==> flow/design.v <==
module pwm #(
    parameter PWM_INTERVAL = 1200
)(
    input logic clk,
    input logic [$clog2(PWM_INTERVAL)-1:0] pwm_value,
    output logic pwm_out
);
    logic [$clog2(PWM_INTERVAL)-1:0] pwm_count = 0;
    always_ff @(posedge clk) begin
        if (pwm_count == PWM_INTERVAL - 1) begin
            pwm_count <= 0;
        end
        else begin
            pwm_count <= pwm_count + 1;
        end
    end
    assign pwm_out = (pwm_count < pwm_value) ? 1'b1 : 1'b0;
endmodule
module cycle #(
    parameter PWM_INTERVAL = 1200,        
    parameter INC_DEC_INTERVAL = 5000,    
    parameter HOLD_OFF_INC = 800,       
    parameter RAMP_INC = 400,       
    parameter HOLD_ON_INC = 800,        
    parameter INIT_PHASE_OFFSET = 0       
)(
    input clk,
    output reg [10:0] pwm_value            
);
    localparam HOLD_OFF = 2'b00;
    localparam RAMP_UP = 2'b01;
    localparam HOLD_ON = 2'b10;
    localparam RAMP_DOWN = 2'b11;
    reg [1:0] state = HOLD_OFF;          
    reg [31:0] counter = 0;              
    reg [31:0] phase_counter;            
    reg [10:0] step_value = 3;           
    initial begin
        pwm_value = 0;
        state = HOLD_OFF;
        phase_counter = INIT_PHASE_OFFSET;  
    end
    always @(posedge clk) begin
        if (counter >= INC_DEC_INTERVAL - 1) begin
            counter <= 0;
            if (phase_counter >= (HOLD_OFF_INC + RAMP_INC + HOLD_ON_INC + RAMP_INC) - 1) begin
                phase_counter <= 0;
            end 
            else begin
                phase_counter <= phase_counter + 1;
            end
            case (state)
                HOLD_OFF: begin
                    if (phase_counter >= HOLD_OFF_INC) begin
                        state <= RAMP_UP;
                    end
                end
                RAMP_UP: begin
                    if (pwm_value < PWM_INTERVAL - step_value) begin
                        pwm_value <= pwm_value + step_value;
                    end 
                    else begin
                        pwm_value <= PWM_INTERVAL;   
                        state <= HOLD_ON;
                    end
                end
                HOLD_ON: begin
                    if (phase_counter >= HOLD_OFF_INC + RAMP_INC + HOLD_ON_INC) begin
                        state <= RAMP_DOWN;
                    end
                end
                RAMP_DOWN: begin
                    if (pwm_value > step_value) begin
                        pwm_value <= pwm_value - step_value;
                    end 
                    else begin
                        pwm_value <= 0; 
                        state <= HOLD_OFF;
                    end
                end
            endcase
        end 
        else begin
            counter <= counter + 1;
        end
    end
endmodule
module top (
    input clk,
    output RGB_R,
    output RGB_G,
    output RGB_B
);
    localparam PWM_INTERVAL = 1200;
    localparam HOLD_OFF_INC = 800;      
    localparam RAMP_INC = 400;          
    localparam HOLD_ON_INC = 800;       
    localparam PHASE_SHIFT = 800;     
    localparam PHASE_SHIFT_2 = 2*PHASE_SHIFT;    
    wire [10:0] red_val, g_val, b_val;
    wire r_pwm, g_pwm, b_pwm;
    cycle #(
        .PWM_INTERVAL(PWM_INTERVAL),
        .INC_DEC_INTERVAL(5000),  
        .HOLD_OFF_INC(HOLD_OFF_INC),
        .RAMP_INC(RAMP_INC),
        .HOLD_ON_INC(HOLD_ON_INC),
        .INIT_PHASE_OFFSET(PHASE_SHIFT_2)
    ) red (
        .clk(clk),
        .pwm_value(red_val)
    );
    cycle #(
        .PWM_INTERVAL(PWM_INTERVAL),
        .INC_DEC_INTERVAL(5000),  
        .HOLD_OFF_INC(HOLD_OFF_INC),
        .RAMP_INC(RAMP_INC),
        .HOLD_ON_INC(HOLD_ON_INC),
        .INIT_PHASE_OFFSET(PHASE_SHIFT)
    ) green (
        .clk(clk),
        .pwm_value(g_val)
    );
    cycle #(
        .PWM_INTERVAL(PWM_INTERVAL),
        .INC_DEC_INTERVAL(5000),  
        .HOLD_OFF_INC(HOLD_OFF_INC),
        .RAMP_INC(RAMP_INC),
        .HOLD_ON_INC(HOLD_ON_INC),
        .INIT_PHASE_OFFSET(0)
    ) blue (
        .clk(clk),
        .pwm_value(b_val)
    );
    pwm red_pwm (.clk(clk), .pwm_value(red_val), .pwm_out(r_pwm));
    pwm green_pwm (.clk(clk), .pwm_value(g_val), .pwm_out(g_pwm));
    pwm blue_pwm (.clk(clk), .pwm_value(b_val), .pwm_out(b_pwm));
    assign RGB_R = ~r_pwm;
    assign RGB_G = ~g_pwm;
    assign RGB_B = ~b_pwm;
endmodule
* Reports on top
What the tools print for top, step after step.
Lines are those of the file above, counted from 1.
Cell names lack the library's common part.
A cell with -- has no value.
- Top :: top
- Clock port :: clk
- Standard-cell library :: sky130hd
- Corner :: tt_025C_1v80

* Word level
Source: Yosys, flattened and elaborated, memories not mapped. Widths are those after wreduce. Registers that Yosys merges into a memory's read port (data or address) are not register bits. Print and check cells do not count. Equal cells are merged and count once.
- $lt $le $gt $ge :: 21
- Eq/ne operators :: 24
- Multiplexer cells :: 27
- Bitwise gates (word level) :: 3
- Add/sub/neg operators :: 15
- Reduce/logical cells :: 15
** Operators by type and width (number)
- adder 32 x 1 -> 32 bit (second input constant) :: 6
- greater-or-equal comparator 32 x 10 -> 1 bit (second input constant) :: 3
- greater-or-equal comparator 32 x 11 -> 1 bit (second input constant) :: 3
- greater-or-equal comparator 32 x 12 -> 1 bit (second input constant) :: 3
- greater-or-equal comparator 32 x 13 -> 1 bit (second input constant) :: 3
- parallel mux 11 bit (select 2 bit) :: 3
- 2-to-1 mux 11 bit :: 6
- adder 11 x 1 -> 11 bit (second input constant) :: 3
- < comparator 11 bit :: 3
- < comparator 11 bit (second input constant) :: 3
- equality test 11 bit (second input constant) :: 3
- adder 11 x 2 -> 11 bit (second input constant) :: 3
- subtractor 11 x 2 -> 11 bit (second input constant) :: 3
- > comparator 11 x 2 -> 1 bit (second input constant) :: 3
- 2-to-1 mux 2 bit :: 12
- parallel mux 2 bit (select 4 bit) :: 3
- AND reduction 6 bit :: 3
- != test 2 x 1 -> 1 bit (second input constant) :: 6
- equality test 2 bit (second input constant) :: 6
- != test 2 bit (second input constant) :: 6
- nonzero test 4 bit :: 3
- equality test 2 x 1 -> 1 bit (second input constant) :: 3
- zero test 2 bit :: 3
- AND reduction 2 bit :: 3
- nonzero test 2 bit :: 3
- NOT 1 bit :: 3
- 2-to-1 mux 1 bit :: 3
- Output and inout bits :: 3
- Flip-flop bits (word level) :: 264
- Cells after elaboration :: 120
- Input bits :: 1

* Depth
Yosys ltp: most cells in a row. Word level: on the elaborated netlist, between registers, memories and ports. Mapped: between sequential cells and ports; inverters and the memories' decode and read muxes count.
- Word-level depth :: 3
- ABC_AREA :: 0
- Mapped depth :: 8
- Mapped depth without buffers :: 7

* Synthesis result
Yosys stat after the flow's synthesis: flattened, memories mapped to cells. It holds for the ABC_AREA given above (unset counts as 0); a run with the other value may have another netlist.
- Sequential area :: 6636.4 sq um
- Buffer cells :: 27
- Flip-flops :: 264
- Mapped area :: 11980.2 sq um
- Mapped cells :: 1123
** Cell types
- edfxtp_1 :: number 135, total area 4.05E+03 sq um
- dfxtp_1 :: number 129, total area 2.58E+03 sq um
- ha_1 :: number 60, total area 750.72 sq um
- nor2_1 :: number 145, total area 544.272 sq um
- xnor2_1 :: number 46, total area 402.886 sq um
- xor2_1 :: number 46, total area 402.886 sq um
- nand3_1 :: number 69, total area 345.331 sq um
- nand2_1 :: number 71, total area 266.506 sq um
- inv_1 :: number 59, total area 221.462 sq um
- nor4_1 :: number 35, total area 218.96 sq um
- a21oi_1 :: number 40, total area 200.192 sq um
- o21ai_0 :: number 35, total area 175.168 sq um
- nor3_1 :: number 33, total area 165.158 sq um
- and3_1 :: number 18, total area 112.608 sq um
- nand4_1 :: number 16, total area 100.096 sq um
- clkbuf_1 :: number 22, total area 82.579 sq um
- o211ai_1 :: number 11, total area 82.579 sq um
- o41ai_4 :: number 3, total area 82.579 sq um
Other cell types: 50; their cells: 150.
The figures by module come from a second, unflattened synthesis with its own total; it is not the netlist above.
- Cells (unflattened synthesis) :: 1116
- Area total of the unflattened synthesis :: 12195.4 sq um
Each row is one instance without its submodules.
** By module
- cycle :: area 3368.2 sq um, cells 297, sequential area 1991.9 sq um, instances 1
- cycle :: area 3368.2 sq um, cells 297, sequential area 1991.9 sq um, instances 1
- cycle :: area 3368.2 sq um, cells 297, sequential area 1991.9 sq um, instances 1
- pwm :: area 693.2 sq um, cells 74, sequential area 220.2 sq um, instances 3
- top :: area 11.3 sq um, cells 3, sequential area 0.0 sq um, instances 1

* Path before layout
Path of least setup slack by OpenSTA after synthesis, without wires, with an ideal clock, recovery checks aside; 20% of the period is set as input and as output delay. Where synthesis merged equal registers, the netlist keeps one of their names.
- Path kind :: register -> register
- Start :: register blue.counter[0]
- End :: register blue.phase_counter[0]
- Period :: 3.5 ns
- Delay of the path :: 2.569 ns
- Driving pins on the path :: 7
- Data arrival time :: 2.160 ns
- Data required time :: 3.091 ns
- Time at the first pin :: 0.000 ns
- Path slack :: 0.931 ns
- Path buffers :: 1
- Setup time :: 0.409 ns
- Synthesis period reached :: 2.569 ns
"delay of the path" is the arrival time less input delay plus setup time.
"driving pins on the path": output pins that drive a net of the path, with the launching flip-flop's if there is one; two outputs of one cell count as two.
"synthesis period reached" = period - worst setup slack (recovery checks aside). The figure is calculated, with input and output delays left at 20% of the set period.
The rows between start and end are the longest chain of elaborated cells between them; the timing report does not say that the signal goes this way. Where chains are equally long, one stands for them.
Each line given opens the expression or statement behind the cell; cells for indexed reads and writes are added by Yosys, which also makes memories of some case tables.
- Cells stage by stage :: dfxtp_1 -> ha_1 -> nand2_1 -> nand2_1 -> nand3_1 -> o21ai_1 -> clkbuf_1
- Length of the longest elaborated chain :: 1
- Elaborated cells on any way between the ends :: 1
- RTL lines with such cells :: 1
- Those cells by class :: 1 x compare
** RTL lines, path after synthesis
- start: declaration :: RTL line 35 : reg [31:0] counter = 0;
- start: assignment :: RTL line 45 : counter <= 0;
- start: assignment :: RTL line 84 : counter <= counter + 1;
- greater-or-equal comparator 32 x 13 -> 1 bit :: RTL line 44 : if (counter >= INC_DEC_INTERVAL - 1) begin
- end: assignment :: RTL line 47 : phase_counter <= 0;
- end: assignment :: RTL line 50 : phase_counter <= phase_counter + 1;
- end: declaration :: RTL line 36 : reg [31:0] phase_counter;

* Worst path after layout
From the final timing report of record 1: the path of least setup slack in the routed layout; clock arrival at registers is part of the times.
- Path kind :: register -> register
- Start :: register green.pwm_value[7]
- End :: register green.pwm_value[9]
- Data required time :: 2.57 ns
- Driving pins on the path :: 9
- Setup time :: 0.24 ns
- Path slack :: -0.07 ns
- Data arrival time :: 2.64 ns
- Path buffers :: 4
- Time at the first pin :: 0.50 ns
- Period :: 2.31 ns
The rows between start and end are the longest chain of elaborated cells between them; the timing report does not say that the signal goes this way. Where chains are equally long, one stands for them.
At most two assigning lines are given for a register; there are more.
- Cells stage by stage :: edfxtp_1 -> buf_4 -> or4_4 -> o41ai_4 -> clkbuf_16 -> buf_4 -> buf_4 -> o221a_2 -> a31oi_1
- Length of the longest elaborated chain :: 3
- Elaborated cells on any way between the ends :: 7
- RTL lines with such cells :: 5
- Those cells by class :: 2 x add/sub; 2 x compare; 3 x mux
** RTL lines, path after layout
- start: declaration :: RTL line 28 : output reg [10:0] pwm_value
- start: assignment :: RTL line 60 : pwm_value <= pwm_value + step_value;
- start: assignment :: RTL line 74 : pwm_value <= pwm_value - step_value;
- subtractor 11 x 2 -> 11 bit :: RTL line 74
- 2-to-1 mux 11 bit :: RTL line 73 : if (pwm_value > step_value) begin
- parallel mux 11 bit (select 2 bit) :: RTL line 52 : case (state)
- end: assignment :: RTL line 60
- end: assignment :: RTL line 74
- end: declaration :: RTL line 28

## Implementation results

Design top on sky130hd. What follows are 2 stored runs of the flow, each under its own settings; their order means nothing. The constraints put input and output delay at 20% of the set period each and load the outputs with 0.01 pF.
"achieved clock period" = clock period - worst setup slack. The figure is calculated, with input and output delays left at 20% of the set period.
By "allowed time less slack (worst setup path)" is meant the share of the clock period that the worst setup path is allowed (20% is reserved at inputs, 20% at outputs), minus its slack. Clock arrival times at its registers enter into it.
By "power consumption" is meant OpenSTA's value without simulated activity: inputs other than the clock are taken to toggle once in ten clock periods, and the tool carries that through the logic.

* Record 1
** Files
==> flow/run.sh <==
#!/bin/bash
# the make line also repeats the synthesis and layout settings of config.mk as NAME=value (left out here)
make -C /OpenROAD-flow-scripts/flow DESIGN_CONFIG=/design/flow/config.mk WORK_HOME=/design/flow/orfs CLKGATE_MAP_FILE= finish
==> flow/config.mk <==
export PLATFORM = sky130hd
export DESIGN_NAME = top
export DESIGN_NICKNAME = top
export VERILOG_FILES = /design/flow/design.v
export SDC_FILE = /design/flow/constraint.sdc
export NUM_CORES = 4
export LEC_CHECK = 0
export CAP_MARGIN = 20
export CORE_ASPECT_RATIO = 1.56
export CORE_MARGIN = 2
export CORE_UTILIZATION = 27
export CTS_CLUSTER_DIAMETER = 69
export CTS_CLUSTER_SIZE = 37
export PLACE_DENSITY_LB_ADDON = 0.28
export SETUP_SLACK_MARGIN = 0.06
export SLEW_MARGIN = 20
==> flow/constraint.sdc <==
create_clock -name core_clock -period 2.31 [get_ports {clk}]
set_input_delay 0.4620 -clock core_clock [delete_from_list [all_inputs] [get_ports {clk}]]
set_output_delay 0.4620 -clock core_clock [all_outputs]
set_load 0.01 [all_outputs]
** Results
- Standard-cell area after routing :: 15068.2 sq um
- Allowed time less slack (worst setup path) :: 2.38 ns
- Critical path kind :: register -> register
- Worst setup slack after layout :: -0.070 ns
- Setup TNS :: -0.382 ns
- Yosys chip area after synthesis :: 11980.2 sq um
- Area inside the die boundary :: 46114.0 sq um
- Power consumption :: 15.503 mW
- Lowest hold slack :: 0.454 ns
- Achieved clock period :: 2.380 ns
- Utilization after routing :: 0.344

* Record 2
** Files
==> flow/run.sh <==
#!/bin/bash
# the make line also repeats the synthesis and layout settings of config.mk as NAME=value (left out here)
make -C /OpenROAD-flow-scripts/flow DESIGN_CONFIG=/design/flow/config.mk WORK_HOME=/design/flow/orfs CLKGATE_MAP_FILE= finish
==> flow/config.mk <==
export PLATFORM = sky130hd
export DESIGN_NAME = top
export DESIGN_NICKNAME = top
export VERILOG_FILES = /design/flow/design.v
export SDC_FILE = /design/flow/constraint.sdc
export NUM_CORES = 4
export LEC_CHECK = 0
export ABC_AREA = 0
export CAP_MARGIN = 20
export CELL_PAD_IN_SITES_GLOBAL_PLACEMENT = 2
export CORE_ASPECT_RATIO = 1.65
export CORE_MARGIN = 2
export CORE_UTILIZATION = 45
export MIN_ROUTING_LAYER = met1
export PLACE_DENSITY = 0.67
export SETUP_SLACK_MARGIN = 0.32
export SLEW_MARGIN = 20
export TNS_END_PERCENT = 65
==> flow/constraint.sdc <==
create_clock -name core_clock -period 2.45 [get_ports {clk}]
set_input_delay 0.4900 -clock core_clock [delete_from_list [all_inputs] [get_ports {clk}]]
set_output_delay 0.4900 -clock core_clock [all_outputs]
set_load 0.01 [all_outputs]
** Results
- Standard-cell area after routing :: 15193.3 sq um
- Allowed time less slack (worst setup path) :: 1.97 ns
- Critical path kind :: register -> output
- Worst setup slack after layout :: -0.012 ns
- Setup TNS :: -0.014 ns
- Yosys chip area after synthesis :: 11980.2 sq um
- Area inside the die boundary :: 27985.6 sq um
- Power consumption :: 16.023 mW
- Lowest hold slack :: 0.451 ns
- Achieved clock period :: 2.462 ns
- Utilization after routing :: 0.581
